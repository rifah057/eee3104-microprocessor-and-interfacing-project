==> flow/design.v <==
module MainMemory(address, w_enable, r_enable, manual_mode, manual_data, wbus_data);
  input[7:0] address;
  input w_enable, r_enable;
  input manual_mode;
  input[3:0] manual_data;
  inout[3:0] wbus_data;
  reg[3:0] ram[0:255];
  integer k;
  initial
    begin
      for(k=0;k<256;k=k+1)
        begin
          ram[k] = 8'b0;
        end
    end
  always@(posedge w_enable)
    begin
      if(manual_mode)
        begin
          ram[address] <= manual_data;
        end
      else
        begin
          ram[address] <= wbus_data;
        end
    end
  assign wbus_data = (r_enable)?ram[address]:8'bzzzz_zzzz;
endmodule
* From RTL to reports: MainMemory *
What the tools print for MainMemory, step after step.
Line numbers count from 1 in the design file above.
Operators: Yosys type, input widths -> output width; for muxes data width and select width s.
Cell names lack the library's common part.
A cell with n/a has no value.

set-up
  top = MainMemory
  clock port = w_enable
  standard-cell library = sky130hd
  timing corner = tt_025C_1v80

* Elaborated design *
Yosys after proc, flatten, opt, wreduce and memory -nomap, before mapping. Enables and synchronous resets that opt folds into registers are not counted as muxes. Memory bits, and registers merged into a memory's read port (data or address), are not among the register bits. Print and check cells are not counted. Equal cells are merged and count once.
Memory sizes are those after Yosys's memory passes, which may raise the word count (mostly to a power of two), join words into wider ones and drop unused or constant bits.

word-level totals
  RAM bits = 1024
  bits of input ports = 15
  output and inout port bits = 4
  bits in registers = 0
  memory cells = 1
  elaborated cells = 8

memory list
  name  words  width  rd ports  wr ports  line  RTL
  ram   256    4      1         1         7     reg[3:0] ram[0:255];

cells by class
  muxes and demuxes = 6
  bitwise operators = 1

operator list
  kind        number
  $mux 4      4
  $mux 1      2
  $or 1x1->1  1

* Longest topological paths *
Longest topological path by Yosys (ltp), each cell counted once; first at word level (registers and memories cut), then after technology mapping (sequential cells cut; the memories' decode and read muxes count).

depth
  depth after elaboration = 3
  ABC_AREA = 1
  mapped depth = 17
  mapped depth without buffers = 15

* Synthesis result *
Source: synth_stat.txt of the flow (Yosys; design flattened, memories mapped). It holds for the ABC_AREA given above (unset counts as 0); a run with the other value may have another netlist.

cell types
  cell type  number  area in all (um^2)
  edfxtp_1   1024    3.07E+04
  nand2_1    2417    9.07E+03
  nor2_1     306     1.15E+03
  nand3_1    92      460.442
  clkbuf_1   118     442.925
  buf_2      84      420.403
  o21ai_1    59      295.283
  o21ai_0    21      105.101
  buf_1      23      86.333
  a21oi_1    16      80.077
  inv_1      11      41.29
  inv_2      4       15.014
  buf_4      1       7.507
  nor2_2     1       6.256

mapped netlist
  buffers = 226
  sequential part of the area = 30749.5 um^2
  standard cells after synthesis = 4177
  synthesis area = 42931.2 um^2
  mapped flip-flops = 1024

* Worst setup path after synthesis *
Path of least setup slack by OpenSTA after synthesis, without wires, with an ideal clock, recovery checks aside; 20% of the period is set as input and as output delay. Where synthesis merged equal registers, the netlist keeps one of their names.

timing path after synthesis
  path type = input to register
  from = input port address[1]
  to = memory ram[0][0]
  external input delay = 2.380 ns
  data required time = 11.076 ns
  buffers on the path = 3
  time at the first pin = 2.380 ns
  setup time = 0.824 ns
  data arrival time = 6.793 ns
  slack = 4.283 ns
  stages on the path = 16
  delay of the path = 5.237 ns
  period = 11.9 ns
  synthesis period reached = 7.617 ns

"delay of the path" is the arrival time less input delay plus setup time.
"stages on the path": output pins that drive a net of the path, with the launching flip-flop's if there is one; two outputs of one cell count as two.
"synthesis period reached" = period - worst setup slack (recovery checks aside). The figure is calculated, with input and output delays left at 20% of the set period.
The rows between start and end are the longest chain of elaborated cells between them; the timing report does not say that the signal goes this way. Where chains are equally long, one stands for them.
Each line given opens the expression or statement behind the cell; cells for indexed reads and writes are added by Yosys, which also makes memories of some case tables.
A memory read counts as a cell of the chain, while the word-level depth stops at memories.

between the ends, after synthesis
  cells stage by stage = buf_2 -> inv_2 -> buf_2 -> buf_1 -> nand2_1 -> nand3_1 -> nand2_1 -> nand2_1 -> o21ai_0 -> nand2_1 -> nor2_1 -> nor2_1 -> nor2_1 -> nand2_1 -> nand2_1 -> nand2_1
  cells in the longest elaborated chain = 4
  elaborated cells on any way between the ends = 4
  source lines of those cells = 3
  classes of those cells = 3 x mux; 1 x memory

ends and longest elaborated chain, after synthesis
  what                line  RTL
  start: declaration  2     input[7:0] address;
  $mem_v2 256x4       7     reg[3:0] ram[0:255];
  $mux 4              27    assign wbus_data = (r_enable)?ram[address]:8'bzzzz_zzzz;
  $mux 4              18    if(manual_mode)
  $mux 4              n/a
  end: declaration    7

Nets of the timed path that keep an RTL name, with a line that drives or declares them; the list need not be complete.

nets with RTL names, path after synthesis
  net           line
  wbus_data[0]  27

* Path in the finished layout *
Path of least setup slack in the final report of job 1 (OpenROAD, finished layout, wires in). Where an end is a register, its clock arrival counts in the times.

timing path after layout
  path type = input to output
  from = input port address[0]
  to = output port wbus_data[3]
  buffers on the path = 2
  stages on the path = 15
  period = 8.68 ns
  time at the first pin = 1.74 ns
  external output delay = 1.74 ns
  data required time = 6.94 ns
  slack = 1.82 ns
  external input delay = 1.74 ns
  data arrival time = 5.12 ns

The rows between start and end are the longest chain of elaborated cells between them; the timing report does not say that the signal goes this way. Where chains are equally long, one stands for them.
A memory read counts as a cell of the chain, while the word-level depth stops at memories.

between the ends, after layout
  cells stage by stage = buf_8 -> inv_8 -> buf_12 -> nand2_1 -> nand2_1 -> nand2_1 -> nand2_1 -> nand2_1 -> nand2_1 -> o21ai_0 -> nand2_1 -> nor2_1 -> nor2_1 -> nor2_1 -> nand2_1
  cells in the longest elaborated chain = 2
  elaborated cells on any way between the ends = 2
  source lines of those cells = 2
  classes of those cells = 1 x mux; 1 x memory

ends and longest elaborated chain, after layout
  what                line  RTL
  start: declaration  2     input[7:0] address;
  $mem_v2 256x4       7     reg[3:0] ram[0:255];
  $mux 4              27    assign wbus_data = (r_enable)?ram[address]:8'bzzzz_zzzz;
  end: declaration    6     inout[3:0] wbus_data;

Data sheet: physical implementation of MainMemory

Record of 2 stored runs of the RTL-to-layout flow on MainMemory, platform sky130hd. The runs are unordered. Constraints: input delay and output delay 20% of the set period each, output load 0.01 pF.
"period achieved" is the run's clock period less its worst setup slack. It is reckoned from that one timing run; input and output delays stay at 20% of the period that was set.
"critical path time" = time allowed to the worst setup path (clock period - input delay - output delay, where it has them) - its slack; a late launch clock adds to it, a late capture clock takes from it.
"overall power" rests on the timing tool's default activity at the inputs, not on a simulated workload.
Among the settings, -- means not set for that run.

item                                    job 1            job 2
period_ns                               8.68             5.97
CORE_UTILIZATION                        57               25
PLACE_DENSITY_LB_ADDON                  0.05             0.3
ABC_AREA                                1                --
CTS_CLUSTER_SIZE                        42               --
CAP_MARGIN                              35               20
SLEW_MARGIN                             20               20
MAX_ROUTING_LAYER                       met5             met5
CORE_MARGIN                             2                8
HOLD_SLACK_MARGIN                       --               0.06
TNS_END_PERCENT                         --               95
GPL_ROUTABILITY_DRIVEN                  --               0
CTS_CLUSTER_DIAMETER                    --               143
MIN_ROUTING_LAYER                       --               met1
period achieved (ns)                    6.857            5.589
final worst hold slack (ns)             1.586            0.996
netlist area reported by Yosys (um^2)   42931.2          40700.3
setup slack of the worst path (ns)      1.823            0.381
full die area (um^2)                    77528.8          175968.0
standard-cell area after layout (um^2)  47425.5          47197.8
critical path time (ns)                 3.39             3.20
critical path type                      input to output  input to output
post-layout utilization                 0.637            0.291
overall power (mW)                      10.504           15.397
